==> flow/design.v <==
`timescale 1ns / 1ps
module ILM_AE(
    input [15:0] x,
    input [15:0] y,
    output [31:0] p
    );
	wire [15:0] x_abs;
	wire [15:0] y_abs;
	assign x_abs = x ^ {16{x[15]}};
	assign y_abs = y ^ {16{y[15]}};
	wire [16:0] kx;
	wire zero_x;
	wire [4:0] code_x;
	NOD16 NODx (
		.data_i(x_abs),
		.zero_o(zero_x),
		.data_o(kx)
	 ); 
	PriorityEncoder_16 PEx (
		.data_i(kx),
		.code_o(code_x)
	 ); 
	wire [16:0] ky;
	wire zero_y;
	wire [4:0] code_y;
	NOD16 NODy (
		.data_i(y_abs),
		.zero_o(zero_y),
		.data_o(ky)
	 ); 
	PriorityEncoder_16 PEy (
			.data_i(ky),
			.code_o(code_y)
		 ); 
	wire [16:0] sub_x;
	wire [16:0] tmp_x;
	assign tmp_x = {1'b0,x_abs};
	assign sub_x = tmp_x - kx;	
	wire [16:0] sub_y;
	wire [16:0] tmp_y;
	assign tmp_y = {1'b0,y_abs};
	assign sub_y = tmp_y - ky;	
	wire [6:0] code_sum;
	assign code_sum = code_x + code_y;
	wire [31:0] dec_out;
	Decoder32 dec(code_sum,dec_out);
	wire [31:0] pp_x;
	assign pp_x = sub_x << code_y;
	wire [31:0] pp_y;
	assign pp_y = sub_y << code_x;
	wire [31:0] tmp_pp;
	wire [31:0] pp_abs;
	assign tmp_pp = sub_x + sub_y + dec_out;
	assign pp_abs = {tmp_pp[31:12],1'b0,1'b1,1'b0,1'b1,1'b0,1'b1,1'b0,1'b1,1'b0,1'b1,1'b0};
	wire prod_sign; 
	wire [31:0] tmp_sign;
	assign prod_sign = x[15] ^ y[15];
	assign tmp_sign = {32{prod_sign}} ^ pp_abs;
	wire not_zero;
	assign not_zero = (~zero_x | x[15] | x[0]) & (~zero_y | y[15] | y[0]);
	assign p = not_zero ? tmp_sign : 32'b0;
endmodule
module PriorityEncoder_16(
    input [16:0] data_i,
    output [4:0] code_o
    );
    wire [7:0] tmp0;
    assign tmp0 = {data_i[15],data_i[13],data_i[11],data_i[9],data_i[7],data_i[5],data_i[3],data_i[1]};
    OR_tree code0(tmp0,code_o[0]);
    wire [7:0] tmp1;
    assign tmp1 = {data_i[15],data_i[14],data_i[11],data_i[10],data_i[7],data_i[6],data_i[3],data_i[2]};
    OR_tree code1(tmp1,code_o[1]);
    wire [7:0] tmp2;
    assign tmp2 = {data_i[15],data_i[14],data_i[13],data_i[12],data_i[7],data_i[6],data_i[5],data_i[4]};
    OR_tree code2(tmp2,code_o[2]);
    wire [7:0] tmp3;
    assign tmp3 = {data_i[15],data_i[14],data_i[13],data_i[12],data_i[11],data_i[10],data_i[9],data_i[8]};
    OR_tree code3(tmp3,code_o[3]);
	assign code_o[4] = data_i[16];
endmodule
module OR_tree(
    input [7:0] data_i,
    output data_o
    );
    wire [3:0] tmp1;
    wire [1:0] tmp2;
    assign tmp1 = data_i[3:0] | data_i[7:4];
    assign tmp2 = tmp1[1:0] | tmp1[3:2];
    assign data_o = tmp2[0] | tmp2[1];
endmodule
module NOD16(
    input [15:0] data_i,
    output zero_o,
    output [16:0] data_o
    );
	assign data_o[16] = data_i[15] & data_i[14];
	NOD_unit_basic nod_basic_unit15(.in0(data_i[15]),.in1(data_i[14]),.in2(data_i[13]),.out0(data_o[15]));
	wire [14:0] t_in;
	assign t_in[14] = 1'b1;
	genvar i;
    generate
        for ( i = 2; i < 15; i = i+1 )
            begin : nod_cels
            NOD_unit Nod_bits(.data_i(data_i[i+1:i-2]),.t_in(t_in[i]),.data_o(data_o[i]),.t_out(t_in[i-1]));
            end
    endgenerate
	assign t_in[0] =  t_in[1] & ~data_i[2];
	assign data_o[1] = t_in[0] & data_i[1] & ~data_i[0];
	assign data_o[0] = t_in[0] & ~data_i[1] & data_i[0];
	assign zero_o = ~|(data_i);
endmodule
module NOD_unit_basic(
	input in0,
	input in1,
	input in2,
	output out0
	);
	wire tmp1,tmp2,tmp3;
	assign tmp1 = in0 & ~in1;
	assign tmp2 = in1 & in2 &(~in0);
	assign out0 = tmp1 | tmp2;
endmodule 
module NOD_unit(
	input [3:0] data_i,
	input t_in,
	output data_o,
	output t_out
	);
	wire tmp1,t_wire;
	NOD_unit_basic nod_basic_unit(.in0(data_i[2]),.in1(data_i[1]),.in2(data_i[0]),.out0(tmp1));
	assign t_wire = ~data_i[3] & t_in;
	assign t_out = t_wire;
	assign data_o = t_wire & tmp1;
endmodule 
module Decoder32(
    input [6:0] code_i,
    output [31:0] data_o
    );
	assign data_o = (1 << code_i);
endmodule
module FAd(a,b,c,cy,sm);
	input a,b,c;
	output cy,sm;
	wire x,y,z;
	xor x1(x,a,b);
	xor x2(sm,x,c);
	and a1(y,a,b);
	and a2(z,x,c);
	or o1(cy,y,z);
endmodule
`timescale 1ns / 10ps
module mult_top(
    input clk,
    input  [15:0] x,
    input  [15:0] y,
    output reg [31:0] p_out
    );
    wire [31:0] P_vec;
    reg [15:0] X_vec;
    reg [15:0] Y_vec;
    ILM_AE mult(X_vec,Y_vec,P_vec); 
    always @(posedge clk) 
    begin
        p_out = P_vec;
        X_vec = x;
        Y_vec = y;
    end
endmodule 
# From RTL to reports: mult_top
# The steps from the RTL of mult_top to its reports follow in flow order.
# Lines are those of the file above, counted from 1.
# Library cell names are shortened.
design:
  top_module: "mult_top"
  clk_port: "clk"
  library: "sky130hd"
  pvt_corner: "tt_025C_1v80"

# After elaboration
# Source: Yosys, flattened and elaborated, memories not mapped. Widths are those after wreduce; folded enables and synchronous resets count as part of the registers. Registers that Yosys merges into a memory's read port (data or address) are not register bits. Print and check cells do not count. Equal cells are merged and count once.
word_totals:
  output_inout_bits: 32
  regBits: 64
  inputBits: 33
  elab_cells: 250
op_classes:
  logic: 239
  n_shift: 1
  reduce_and_logical: 2
  add_sub_neg: 5
op_table:
  columns: ["op", "n"]
  rows:
  - ["AND 1 bit", 147]
  - ["bitwise OR 1 bit", 40]
  - ["subtractor 16 x 17 -> 17 bit", 2]
  - ["NOT 1 bit", 32]
  - ["XOR 16 bit", 2]
  - ["OR reduction 16 bit", 2]
  - ["left shift 2 x 7 -> 32 bit (first input constant)", 1]
  - ["XOR 32 x 31 -> 32 bit", 1]
  - ["adder 32 bit", 1]
  - ["bitwise OR 4 bit", 8]
  - ["adder 17 x 17 -> 18 bit", 1]
  - ["bitwise OR 2 bit", 8]
  - ["adder 5 x 5 -> 6 bit", 1]
  - ["XOR 1 bit", 1]

# Depth
# Yosys ltp: most cells in a row. Word level: on the elaborated netlist, between registers, memories and ports. Mapped: between sequential cells and ports; inverters and the memories' decode and read muxes count.
logic_depth:
  ltp_word: 24
  abc_area: 0
  ltp_mapped: 30
  mapped_depth_nobuf: 28

# Netlist
# Yosys stat after the flow's synthesis: flattened, memories mapped to cells. It holds for the ABC_AREA given above (unset counts as 0); a run with the other value may have another netlist.
# The area totals of this step are shown rounded.
by_type:
  columns: ["type", "n", "area_total_um2"]
  rows:
  - ["dfxtp_1", 54, 1.08E+03]
  - ["ha_1", 64, 800.768]
  - ["xor2_1", 44, 385.37]
  - ["nor2_1", 91, 341.578]
  - ["xnor2_1", 38, 332.819]
  - ["a21oi_1", 56, 280.269]
  - ["o21ai_0", 48, 240.23]
  - ["nand2_1", 60, 225.216]
  - ["nor3_1", 36, 180.173]
  - ["a21o_1", 21, 157.651]
  - ["nand3_1", 31, 155.149]
  - ["inv_1", 33, 123.869]
  - ["o21a_1", 14, 105.101]
  - ["fa_1", 4, 80.077]
  - ["buf_4", 10, 75.072]
  - ["and2_1", 11, 68.816]
  - ["nand2b_1", 11, 68.816]
  - ["a211oi_1", 9, 67.565]
# Not listed: further types 50, cells in them 172.
mapped:
  seq_area_um2: 1081
  cell_count: 807
  ff_cells: 54
  n_buf: 43
  yosys_area_um2: 5994
# By module: a second synthesis without flattening, with its own total; a netlist apart from the flattened one above.
unflattened:
  cells_unflattened: 819
  area_unflattened_um2: 6500
# Each row is one instance without its submodules.
by_module:
  columns: ["mod", "cells", "seq_area_um2", "mod_area_um2", "n_inst"]
  rows:
  - ["ILM_AE", 527, 0.0, 3734, 1]
  - ["mult_top", 64, 1281, 1281, 1]
  - ["NOD_unit_basic", 3, 0.0, 20.0, 28]
  - ["NOD_unit", 2, 0.0, 15.0, 26]
  - ["Decoder32", 48, 0.0, 251.5, 1]
  - ["NOD16", 9, 0.0, 68.8, 2]
  - ["OR_tree", 3, 0.0, 16.3, 8]
  - ["PriorityEncoder_16", 1, 0.0, 7.5, 2]

# Worst setup path after synthesis
# Source: OpenSTA report_checks on the synthesized netlist (no wires, ideal clock, input and output delay 20% of the period each), path of least setup slack; recovery checks are left aside. Register names are those of the netlist, which keeps one name where synthesis merged equal registers.
synth_path:
  kind: "register to register"
  startpoint: "register X_vec[15]"
  endpoint: "register p_out[18]"
  n_path_buf: 1
  tclk_ns: 6.92
  path_delay_ns: 6.508
  setup_ns: 0.121
  t_first_pin_ns: 0.000
  required_ns: 6.799
  arrival_ns: 6.387
  driving_pins: 28
  setup_slack_ns: 0.412
  period_less_setup_slack_ns: 6.508
# "path_delay_ns" = arrival - input delay + setup time.
# "driving_pins" counts driving pins, that of a launching flip-flop among them; a cell with two outputs on the path counts twice.
# "period_less_setup_slack_ns" = period - worst setup slack (recovery checks aside). The figure is calculated, with input and output delays left at 20% of the set period.
# Between the ends stands the longest chain of elaborated cells between them, by number of cells; it is not shown to be the way that was timed. Of several equally long chains one is given.
# A line is the first line of the expression or statement that the cell stems from. Yosys adds cells for indexed reads and writes and turns some case tables into memories.
synth_via:
  cell_sequence: "dfxtp_1 -> buf_6 -> or4_4 -> o22a_1 -> or3_4 -> nor4_4 -> and2_4 -> o211ai_1 -> fa_1 -> a21o_1 -> a21o_1 -> a21oi_1 -> inv_1 -> a21oi_1 -> xnor2_1 -> ha_1 -> or3_1 -> o311a_1 -> o21a_1 -> a211oi_1 -> xnor2_1 -> ha_1 -> nand3_1 -> nor3_1 -> o21a_1 -> o221ai_1 -> a211oi_1 -> mux2_2"
  elab_chain_cells: 24
  cone_cells: 127
  classes_between: "add/sub: 4; shift: 1; logic: 121; reduce/logical: 1"
synth_lines:
  columns: ["item", "line_no", "source"]
  rows:
  - ["start: declaration", 159, "reg [15:0] X_vec;"]
  - ["start: assignment", 165, "X_vec = x;"]
  - ["XOR 16 bit", 9, "assign x_abs = x ^ {16{x[15]}};"]
  - ["NOT 1 bit", 131, "assign t_wire = ~data_i[3] & t_in;"]
  - ["AND 1 bit x12", 131, null]
  - ["AND 1 bit", 107, "assign t_in[0] = t_in[1] & ~data_i[2];"]
  - ["AND 1 bit x2", 108, "assign data_o[1] = t_in[0] & data_i[1] & ~data_i[0];"]
  - ["bitwise OR 4 bit", 87, "assign tmp1 = data_i[3:0] | data_i[7:4];"]
  - ["bitwise OR 2 bit", 88, "assign tmp2 = tmp1[1:0] | tmp1[3:2];"]
  - ["bitwise OR 1 bit", 89, "assign data_o = tmp2[0] | tmp2[1];"]
  - ["adder 5 x 5 -> 6 bit", 44, "assign code_sum = code_x + code_y;"]
  - ["left shift 2 x 7 -> 32 bit", 139, "assign data_o = (1 << code_i);"]
  - ["adder 32 bit", 53, "assign tmp_pp = sub_x + sub_y + dec_out;"]
  - ["XOR 32 x 31 -> 32 bit", 58, "assign tmp_sign = {32{prod_sign}} ^ pp_abs;"]
  - ["end: assignment", 164, "p_out = P_vec;"]
  - ["end: declaration", 156, "output reg [31:0] p_out"]

# Path in the finished layout
# From the final timing report of job 1: the path of least setup slack in the routed layout; clock arrival at registers is part of the times.
layout_path:
  kind: "register to register"
  startpoint: "register X_vec[15]"
  endpoint: "register p_out[18]"
  arrival_ns: 7.71
  setup_slack_ns: 2.16
  required_ns: 9.86
  driving_pins: 29
  t_first_pin_ns: 0.33
  tclk_ns: 9.62
  n_path_buf: 1
  setup_ns: 0.10
# Between the ends stands the longest chain of elaborated cells between them, by number of cells; it is not shown to be the way that was timed. Of several equally long chains one is given.
layout_via:
  cell_sequence: "dfxtp_1 -> buf_4 -> or4_4 -> o22a_1 -> or3_4 -> nor4_4 -> and2_4 -> o211ai_1 -> fa_1 -> a21o_1 -> a21o_1 -> a21oi_1 -> inv_1 -> a21oi_1 -> xnor2_1 -> ha_1 -> or3_1 -> a211oi_1 -> o32ai_1 -> o41ai_1 -> xnor2_1 -> ha_1 -> inv_1 -> a21oi_1 -> a311oi_1 -> o21ai_0 -> o221ai_1 -> a211oi_1 -> mux2_2"
  elab_chain_cells: 24
  cone_cells: 127
  classes_between: "add/sub: 4; shift: 1; logic: 121; reduce/logical: 1"
layout_lines:
  columns: ["item", "line_no", "source"]
  rows:
  - ["start: declaration", 159, "reg [15:0] X_vec;"]
  - ["start: assignment", 165, "X_vec = x;"]
  - ["XOR 16 bit", 9, "assign x_abs = x ^ {16{x[15]}};"]
  - ["NOT 1 bit", 131, "assign t_wire = ~data_i[3] & t_in;"]
  - ["AND 1 bit x12", 131, null]
  - ["AND 1 bit", 107, "assign t_in[0] = t_in[1] & ~data_i[2];"]
  - ["AND 1 bit x2", 108, "assign data_o[1] = t_in[0] & data_i[1] & ~data_i[0];"]
  - ["bitwise OR 4 bit", 87, "assign tmp1 = data_i[3:0] | data_i[7:4];"]
  - ["bitwise OR 2 bit", 88, "assign tmp2 = tmp1[1:0] | tmp1[3:2];"]
  - ["bitwise OR 1 bit", 89, "assign data_o = tmp2[0] | tmp2[1];"]
  - ["adder 5 x 5 -> 6 bit", 44, "assign code_sum = code_x + code_y;"]
  - ["left shift 2 x 7 -> 32 bit", 139, "assign data_o = (1 << code_i);"]
  - ["adder 32 bit", 53, "assign tmp_pp = sub_x + sub_y + dec_out;"]
  - ["XOR 32 x 31 -> 32 bit", 58, "assign tmp_sign = {32{prod_sign}} ^ pp_abs;"]
  - ["end: assignment", 164, "p_out = P_vec;"]
  - ["end: declaration", 156, "output reg [31:0] p_out"]

Flow measurements of mult_top on sky130hd: 2 stored runs with different settings, listed in no order. Input and output delays are each 20% of the period that was set; the output load is 0.01 pF.
"clock_period_reached_ns" = clock period - worst setup slack. The figure is calculated, with input and output delays left at 20% of the set period.
"worst_setup_path_time_ns" is the time allowed to the run's worst setup path (the clock period less input and output delay, where it has them) less its slack. Clock arrival times count: a late capture clock shortens it, a late launch clock lengthens it.
By "power_total_mw" is meant OpenSTA's value without simulated activity: inputs other than the clock are taken to toggle once in ten clock periods, and the tool carries that through the logic.
Results are given in rounded form.

--- job 1 ---
==> flow/run.sh <==
#!/bin/bash
# the make line also repeats the synthesis and layout settings of config.mk as NAME=value (left out here)
make -C /OpenROAD-flow-scripts/flow DESIGN_CONFIG=/design/flow/config.mk WORK_HOME=/design/flow/orfs CLKGATE_MAP_FILE= finish
==> flow/config.mk <==
export PLATFORM = sky130hd
export DESIGN_NAME = mult_top
export DESIGN_NICKNAME = mult_top
export VERILOG_FILES = /design/flow/design.v
export SDC_FILE = /design/flow/constraint.sdc
export NUM_CORES = 4
export LEC_CHECK = 0
export CAP_MARGIN = 10
export CORE_MARGIN = 2
export CORE_UTILIZATION = 56
export CTS_CLUSTER_SIZE = 87
export GPL_ROUTABILITY_DRIVEN = 1
export PLACE_DENSITY_LB_ADDON = 0.14
export SLEW_MARGIN = 20
==> flow/constraint.sdc <==
create_clock -name core_clock -period 9.62 [get_ports {clk}]
set_input_delay 1.9240 -clock core_clock [delete_from_list [all_inputs] [get_ports {clk}]]
set_output_delay 1.9240 -clock core_clock [all_outputs]
set_load 0.01 [all_outputs]

==> results, as YAML <==
results:
  fin_hold_ws_ns: 1.000
  yosys.chip_area_um2: 5994
  fin_tns_ns: 0.000
  layout_utilization_frac: 0.65
  design_die_area_um2: 11550
  power_total_mw: 1.351
  cell_area_final_um2: 6745
  clock_period_reached_ns: 7.465
  worst_setup_slack_ns: 2.155
  worst_setup_path_time_ns: 7.46
  worst_path_kind: "register to register"

--- job 2 ---
==> flow/run.sh <==
#!/bin/bash
# the make line also repeats the synthesis and layout settings of config.mk as NAME=value (left out here)
make -C /OpenROAD-flow-scripts/flow DESIGN_CONFIG=/design/flow/config.mk WORK_HOME=/design/flow/orfs CLKGATE_MAP_FILE= finish
==> flow/config.mk <==
export PLATFORM = sky130hd
export DESIGN_NAME = mult_top
export DESIGN_NICKNAME = mult_top
export VERILOG_FILES = /design/flow/design.v
export SDC_FILE = /design/flow/constraint.sdc
export NUM_CORES = 4
export LEC_CHECK = 0
export CAP_MARGIN = 30
export CELL_PAD_IN_SITES_GLOBAL_PLACEMENT = 3
export CORE_MARGIN = 2
export CORE_UTILIZATION = 54
export CTS_CLUSTER_DIAMETER = 321
export CTS_CLUSTER_SIZE = 99
export GPL_TIMING_DRIVEN = 1
export MAX_ROUTING_LAYER = met5
export PLACE_DENSITY = 0.81
export SETUP_SLACK_MARGIN = 1.52
export SLEW_MARGIN = 20
==> flow/constraint.sdc <==
create_clock -name core_clock -period 11.5 [get_ports {clk}]
set_input_delay 2.3000 -clock core_clock [delete_from_list [all_inputs] [get_ports {clk}]]
set_output_delay 2.3000 -clock core_clock [all_outputs]
set_load 0.01 [all_outputs]

==> results, as YAML <==
outcome: "did not finish, placement stopped with GPL-0301"
